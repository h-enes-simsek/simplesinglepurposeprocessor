==> flow/design.v <==
`timescale 1ns / 1ps
module DECODER_4_16(
	input [3:0]RegAdd,
	input WE,
	output reg [15:0]Out
    );
(* dont_touch *) 
always @(*) begin
	if(WE == 0)
		Out = 0;  
	else begin
		case(RegAdd)
			4'b0000: Out = 16'd1;
			4'b0001: Out = 16'd2;
			4'b0010: Out = 16'd4;
			4'b0011: Out = 16'd8;
			4'b0100: Out = 16'd16;
			4'b0101: Out = 16'd32;
			4'b0110: Out = 16'd64;
			4'b0111: Out = 16'd128;
			4'b1000: Out = 16'd256;
			4'b1001: Out = 16'd512;
			4'b1010: Out = 16'd1024;
			4'b1011: Out = 16'd2048;
			4'b1100: Out = 16'd4096;
			4'b1101: Out = 16'd8192;
			4'b1110: Out = 16'd16384;
			4'b1111: Out = 16'd32768;
		endcase
	end
end
endmodule
`timescale 1ns / 1ps
module MULTP_16 #(parameter N=8)(
	input [N-1:0]I0,
	input [N-1:0]I1,
	input [N-1:0]I2,
	input [N-1:0]I3,
	input [N-1:0]I4,
	input [N-1:0]I5,
	input [N-1:0]I6,
	input [N-1:0]I7,
	input [N-1:0]I8,
	input [N-1:0]I9,
	input [N-1:0]I10,
	input [N-1:0]I11,
	input [N-1:0]I12,
	input [N-1:0]I13,
	input [N-1:0]I14,
	input [N-1:0]I15,
	input [3:0]S,
	output reg [N-1:0]O
    );
(* dont_touch *)
always @* begin
	case(S)
		4'b0000: O = I0;
		4'b0001: O = I1;
		4'b0010: O = I2;
		4'b0011: O = I3;
		4'b0100: O = I4;
		4'b0101: O = I5;
		4'b0110: O = I6;
		4'b0111: O = I7;
		4'b1000: O = I8;
		4'b1001: O = I9;
		4'b1010: O = I10;
		4'b1011: O = I11;
		4'b1100: O = I12;
		4'b1101: O = I13;
		4'b1110: O = I14;
		4'b1111: O = I15;
	endcase
end
endmodule
`timescale 1ns / 1ps
module MULTP_8 #(parameter N=8)(
	input [N-1:0]I0,
	input [N-1:0]I1,
	input [N-1:0]I2,
	input [N-1:0]I3,
	input [N-1:0]I4,
	input [N-1:0]I5,
	input [N-1:0]I6,
	input [N-1:0]I7,
	input [2:0]S,
	output reg [N-1:0]O
    );
(* dont_touch *)
always @* begin
	case(S)
		3'b000: O = I0;
		3'b001: O = I1;
		3'b010: O = I2;
		3'b011: O = I3;
		3'b100: O = I4;
		3'b101: O = I5;
		3'b110: O = I6;
		3'b111: O = I7;
	endcase
end
endmodule
`timescale 1ns / 1ps
module RB(
    input clk,
	input reset,
	input [7:0]InA,  
	input [7:0]InB,  
	input [7:0]CUconst,  
	input [7:0]ALUout,  
	input [2:0]InMuxAdd,  
	input WE,  
	input [3:0]RegAdd,  
	input [3:0]OutMuxAdd,  
	output [7:0]Out,  
	output [7:0]ALUinA,  
	output [7:0]ALUinB  
	);
	wire [15:0]Decoder_Out;  
	wire [7:0]RegOut;  
	wire [7:0]RegIn;  
	wire [7:0]Rout [15:0];  
	(* dont_touch *)  
	DECODER_4_16 decoder(.RegAdd(RegAdd),.WE(WE),.Out(Decoder_Out));	
	(* dont_touch *)  
	MULTP_8 #(.N(8)) mux_input(.I0(InA),.I1(InB),.I2(CUconst),.I3(ALUout),.I4(RegOut),.I5(RegOut) 
										,.I6(RegOut),.I7(RegOut),.S(InMuxAdd),.O(RegIn));
	(* dont_touch *)  
	MULTP_16 #(.N(8)) mux_output(.I0(Rout[0]),.I1(Rout[1]),.I2(Rout[2]),.I3(Rout[3]),.I4(Rout[4]),.I5(Rout[5])
								,.I6(Rout[6]),.I7(Rout[7]),.I8(Rout[8]),.I9(Rout[9]),.I10(Rout[10]),.I11(Rout[11])
								,.I12(Rout[12]),.I13(Rout[13]),.I14(Rout[14]),.I15(Rout[15]),.S(OutMuxAdd),.O(RegOut));	
	(* dont_touch *) REGISTER #(.N(8)) reg0(.Rin(RegIn), .Rout(Rout[0]), .clk(clk), .En(Decoder_Out[0]), .reset(reset));
	(* dont_touch *) REGISTER #(.N(8)) reg1(.Rin(RegIn), .Rout(Rout[1]), .clk(clk), .En(Decoder_Out[1]), .reset(reset));
	(* dont_touch *) REGISTER #(.N(8)) reg2(.Rin(RegIn), .Rout(Rout[2]), .clk(clk), .En(Decoder_Out[2]), .reset(reset));
	(* dont_touch *) REGISTER #(.N(8)) reg3(.Rin(RegIn), .Rout(Rout[3]), .clk(clk), .En(Decoder_Out[3]), .reset(reset));
	(* dont_touch *) REGISTER #(.N(8)) reg4(.Rin(RegIn), .Rout(Rout[4]), .clk(clk), .En(Decoder_Out[4]), .reset(reset));
	(* dont_touch *) REGISTER #(.N(8)) reg5(.Rin(RegIn), .Rout(Rout[5]), .clk(clk), .En(Decoder_Out[5]), .reset(reset));
	(* dont_touch *) REGISTER #(.N(8)) reg6(.Rin(RegIn), .Rout(Rout[6]), .clk(clk), .En(Decoder_Out[6]), .reset(reset));
	(* dont_touch *) REGISTER #(.N(8)) reg7(.Rin(RegIn), .Rout(Rout[7]), .clk(clk), .En(Decoder_Out[7]), .reset(reset));
	(* dont_touch *) REGISTER #(.N(8)) reg8(.Rin(RegIn), .Rout(Rout[8]), .clk(clk), .En(Decoder_Out[8]), .reset(reset));
	(* dont_touch *) REGISTER #(.N(8)) reg9(.Rin(RegIn), .Rout(Rout[9]), .clk(clk), .En(Decoder_Out[9]), .reset(reset));
	(* dont_touch *) REGISTER #(.N(8)) reg10(.Rin(RegIn), .Rout(Rout[10]), .clk(clk), .En(Decoder_Out[10]), .reset(reset));
	(* dont_touch *) REGISTER #(.N(8)) reg11(.Rin(RegIn), .Rout(Rout[11]), .clk(clk), .En(Decoder_Out[11]), .reset(reset));
	(* dont_touch *) REGISTER #(.N(8)) reg12(.Rin(RegIn), .Rout(Rout[12]), .clk(clk), .En(Decoder_Out[12]), .reset(reset));
	(* dont_touch *) REGISTER #(.N(8)) reg13(.Rin(RegIn), .Rout(Rout[13]), .clk(clk), .En(Decoder_Out[13]), .reset(reset));
	(* dont_touch *) REGISTER #(.N(8)) reg14(.Rin(RegIn), .Rout(Rout[14]), .clk(clk), .En(Decoder_Out[14]), .reset(reset));
	(* dont_touch *) REGISTER #(.N(8)) reg15(.Rin(RegIn), .Rout(Rout[15]), .clk(clk), .En(Decoder_Out[15]), .reset(reset));
	assign Out = Rout[0];  
	assign ALUinA = Rout[1];  
	assign ALUinB = Rout[2];  
endmodule
`timescale 1ns / 1ps
module REGISTER #(parameter N=8)(
	input clk,
	input reset,
	input En,
	input [N-1:0] Rin,
	output reg [N-1:0] Rout
    );
    (* dont_touch *) reg [N-1:0]reg_next;
    (* dont_touch *) reg [N-1:0]reg_out;
    (* dont_touch *)  
    always @(posedge clk, posedge reset) begin
        if(reset==1)
            reg_out <= 0;
        else
            reg_out <= reg_next;
    end
    (* dont_touch *)  
    always @(*) begin
        if(En)
            reg_next = Rin;
        else
            reg_next = reg_out;
    end
    (* dont_touch *)  
    always @(*) begin
        Rout = reg_out;
    end
endmodule
# Reports on RB
# Tool output for the design above, in the order of the flow.
# Lines are those of the file above, counted from 1.
# Operators carry their Yosys type and port widths (W data, S select, Z words).
# Cell names lack the library's common part.
# A cell with -- has no value.
# inputs
top_module	RB
clock_port	clk
cell_library	sky130hd
lib_corner	tt_025C_1v80

# Elaborated design
# Yosys after proc, flatten, opt, wreduce and memory -nomap, before mapping. Print and check cells are not counted. Equal cells are merged and count once.
# Yosys's memory passes give these memory sizes; they may raise the number of words (mostly to a power of two), join words into wider ones and drop unused or constant bits.
# bits
ff_bits	128
romBits	256
memories	1
inputBits	46
out_inout_bits	24
wordCells	45
# classes
equal	22
muxes	3
reduce_and_logical	3
# mem_list
name	words	word_bits	read_ports	wr	line	rtl
(no name shown)	16	16	1	0	12	case(RegAdd)
# ops
cell	n
$pmux W8 S16	1
$pmux W8 S5	1
$eq A4 B4 Y1 const B	8
$eq A4 B3 Y1 const B	4
$mux W16	1
$eq A3 B3 Y1 const B	4
$eq A4 B2 Y1 const B	2
$eq A3 B2 Y1 const B	2
$eq A4 B1 Y1 const B	1
$logic_not A4 Y1	1
$reduce_or A4 Y1	1
$eq A3 B1 Y1 const B	1
$logic_not A3 Y1	1

# Depth
# Longest topological path by Yosys (ltp), each cell counted once; first at word level (registers and memories cut), then after technology mapping (sequential cells cut; the memories' decode and read muxes count).
# depth
depth_word	3
ABC_AREA	0
depth_mapped	10
mapped_depth_nobuf	5

# Synthesis result
# Source: synth_stat.txt of the flow (Yosys; design flattened, memories mapped). It holds for the ABC_AREA given above (unset counts as 0); a run with the other value may have another netlist.
# Totals and module areas in this step are rounded.
# mapped
mapped_cells	654
area_um2	7010
sequential_area_um2	3200
flip_flops	128
n_buf	49
# by_type
cell_type	n	area_total_um2
dfrtp_1	128	3.2E+03
mux2_2	76	855.821
nor2_1	120	450.432
a21oi_1	63	315.302
mux4_2	8	180.173
nand3b_1	19	142.637
buf_6	12	135.13
o22ai_2	10	125.12
mux2_4	8	120.115
nand3_1	24	120.115
or3b_1	12	105.101
a22o_1	10	87.584
buf_2	15	75.072
o22ai_1	11	68.816
nand2_1	17	63.811
a31oi_2	5	62.56
nor2b_1	10	62.56
clkbuf_1	15	56.304
# Other cell types: 46; their cells: 91.
# By module: a second synthesis without flattening, with its own total; a netlist apart from the flattened one above.
# hier_totals
cells_unflattened	546
hier_area_um2	7380
# Rows give one instance, submodules left out.
# by_module
module	n_inst	n_cells	area_um2	mod_seq_area_um2
REGISTER #(N=8)	16	18	335	200
MULTP_16 #(N=8)	1	196	1330	0.0
MULTP_8 #(N=8)	1	39	568	0.0
DECODER_4_16	1	23	120	0.0
RB	1	0	0.0	0.0

# Timing after synthesis
# Path of least setup slack by OpenSTA after synthesis, without wires, with an ideal clock, recovery checks aside; 20% of the period is set as input and as output delay. Where synthesis merged equal registers, the netlist keeps one of their names.
# synth_timing
kind	input port to flip-flop
start	input InMuxAdd[0]
end	register reg10.reg_out[4]
period_ns	5.05
input_delay_ns	1.010
setup_time_ns	0.125
t_first_pin_ns	1.010
arrival_time_ns	2.609
required_ns	4.925
path_slack_ns	2.316
delay_ns	1.724
path_stages	7
path_buffers	2
synth_period_reached_ns	2.734
# "delay_ns" is the arrival time less input delay plus setup time.
# "path_stages" counts driving pins, that of a launching flip-flop among them; a cell with two outputs on the path counts twice.
# "synth_period_reached_ns" = period - worst setup slack (recovery checks aside). The figure is calculated, with input and output delays left at 20% of the set period.
# The rows between start and end are the longest chain of elaborated cells between them; the timing report does not say that the signal goes this way. Where chains are equally long, one stands for them.
# A line is the first line of the expression or statement that the cell stems from. Yosys adds cells for indexed reads and writes and turns some case tables into memories.
# synth_via
cell_sequence	buf_2 mux4_2 nor2b_1 a21oi_1 a31oi_2 buf_2 mux2_2
elab_chain_cells	3
cells_between	10
lines_between	1
cone_classes	eq/ne (7); mux (1); reduce/logical (2)
# synth_rtl
element	line	rtl
start: declaration	111	input [2:0]InMuxAdd,
$eq A3 B3 Y1	91	case(S)
$reduce_or A4 Y1	--
$pmux W8 S5	91
end: assignment	165	reg_out <= 0;
end: assignment	167	reg_out <= reg_next;
end: declaration	161	(* dont_touch *) reg [N-1:0]reg_out;

# Timing after layout
# Path of least setup slack in the final report of flow run 1 (OpenROAD, finished layout, wires in). Where an end is a register, its clock arrival counts in the times.
# layout_timing
kind	input port to flip-flop
start	input OutMuxAdd[1]
end	register reg9.reg_out[4]
period_ns	2.05
input_delay_ns	0.41
setup_time_ns	0.12
t_first_pin_ns	0.41
arrival_time_ns	2.32
required_ns	2.36
path_slack_ns	0.03
path_stages	7
path_buffers	2
# The rows between start and end are the longest chain of elaborated cells between them; the timing report does not say that the signal goes this way. Where chains are equally long, one stands for them.
# layout_via
cell_sequence	clkdlybuf4s15_2 or4_1 o21a_1 nor2_1 a31oi_2 buf_6 mux2_2
elab_chain_cells	3
cells_between	18
lines_between	2
cone_classes	eq/ne (15); mux (2); reduce/logical (1)
# layout_rtl
element	line	rtl
start: declaration	114	input [3:0]OutMuxAdd,
$eq A4 B4 Y1	56	case(S)
$pmux W8 S16	56
$pmux W8 S5	91	case(S)
end: assignment	165	reg_out <= 0;
end: assignment	167	reg_out <= reg_next;
end: declaration	161	(* dont_touch *) reg [N-1:0]reg_out;

# Stored flow runs of RB (2 of them; Yosys, OpenROAD, sky130hd). They differ in their settings and are not a sequence. Constraints: input delay and output delay 20% of the set period each, output load 0.01 pF.
# "period_less_ws_ns" means the clock period less the worst setup slack. The figure is calculated, with input and output delays left at 20% of the set period.
# By "fin_power_mw" is meant OpenSTA's value without simulated activity: inputs other than the clock are taken to toggle once in ten clock periods, and the tool carries that through the logic.
# The measured numbers are rounded.
# Settings: n/a = not set for that run.
name,flow run 1,flow run 2
period_ns,2.05,1.55
CORE_UTILIZATION,56,39
PLACE_DENSITY,0.59,n/a
ABC_AREA,0,n/a
CTS_CLUSTER_DIAMETER,340,n/a
CAP_MARGIN,10,20
MIN_ROUTING_LAYER,met1,n/a
CORE_MARGIN,2,9
SLEW_MARGIN,20,20
PLACE_DENSITY_LB_ADDON,n/a,0.12
CORE_ASPECT_RATIO,n/a,0.86
CELL_PAD_IN_SITES_GLOBAL_PLACEMENT,n/a,2
CELL_PAD_IN_SITES_DETAIL_PLACEMENT,n/a,0
GPL_TIMING_DRIVEN,n/a,1
CTS_CLUSTER_SIZE,n/a,47
MAX_ROUTING_LAYER,n/a,met5
synth_area_um2,7010,7010
total_die_area_um2,13400,23100
layout_stdcell_area_um2,9400,10700
final_setup_ws_ns,0.032,-0.452
final_setup_tns_ns,0.000,-39.2
fin_power_mw,8.92,13.2
period_less_ws_ns,2.018,2.002
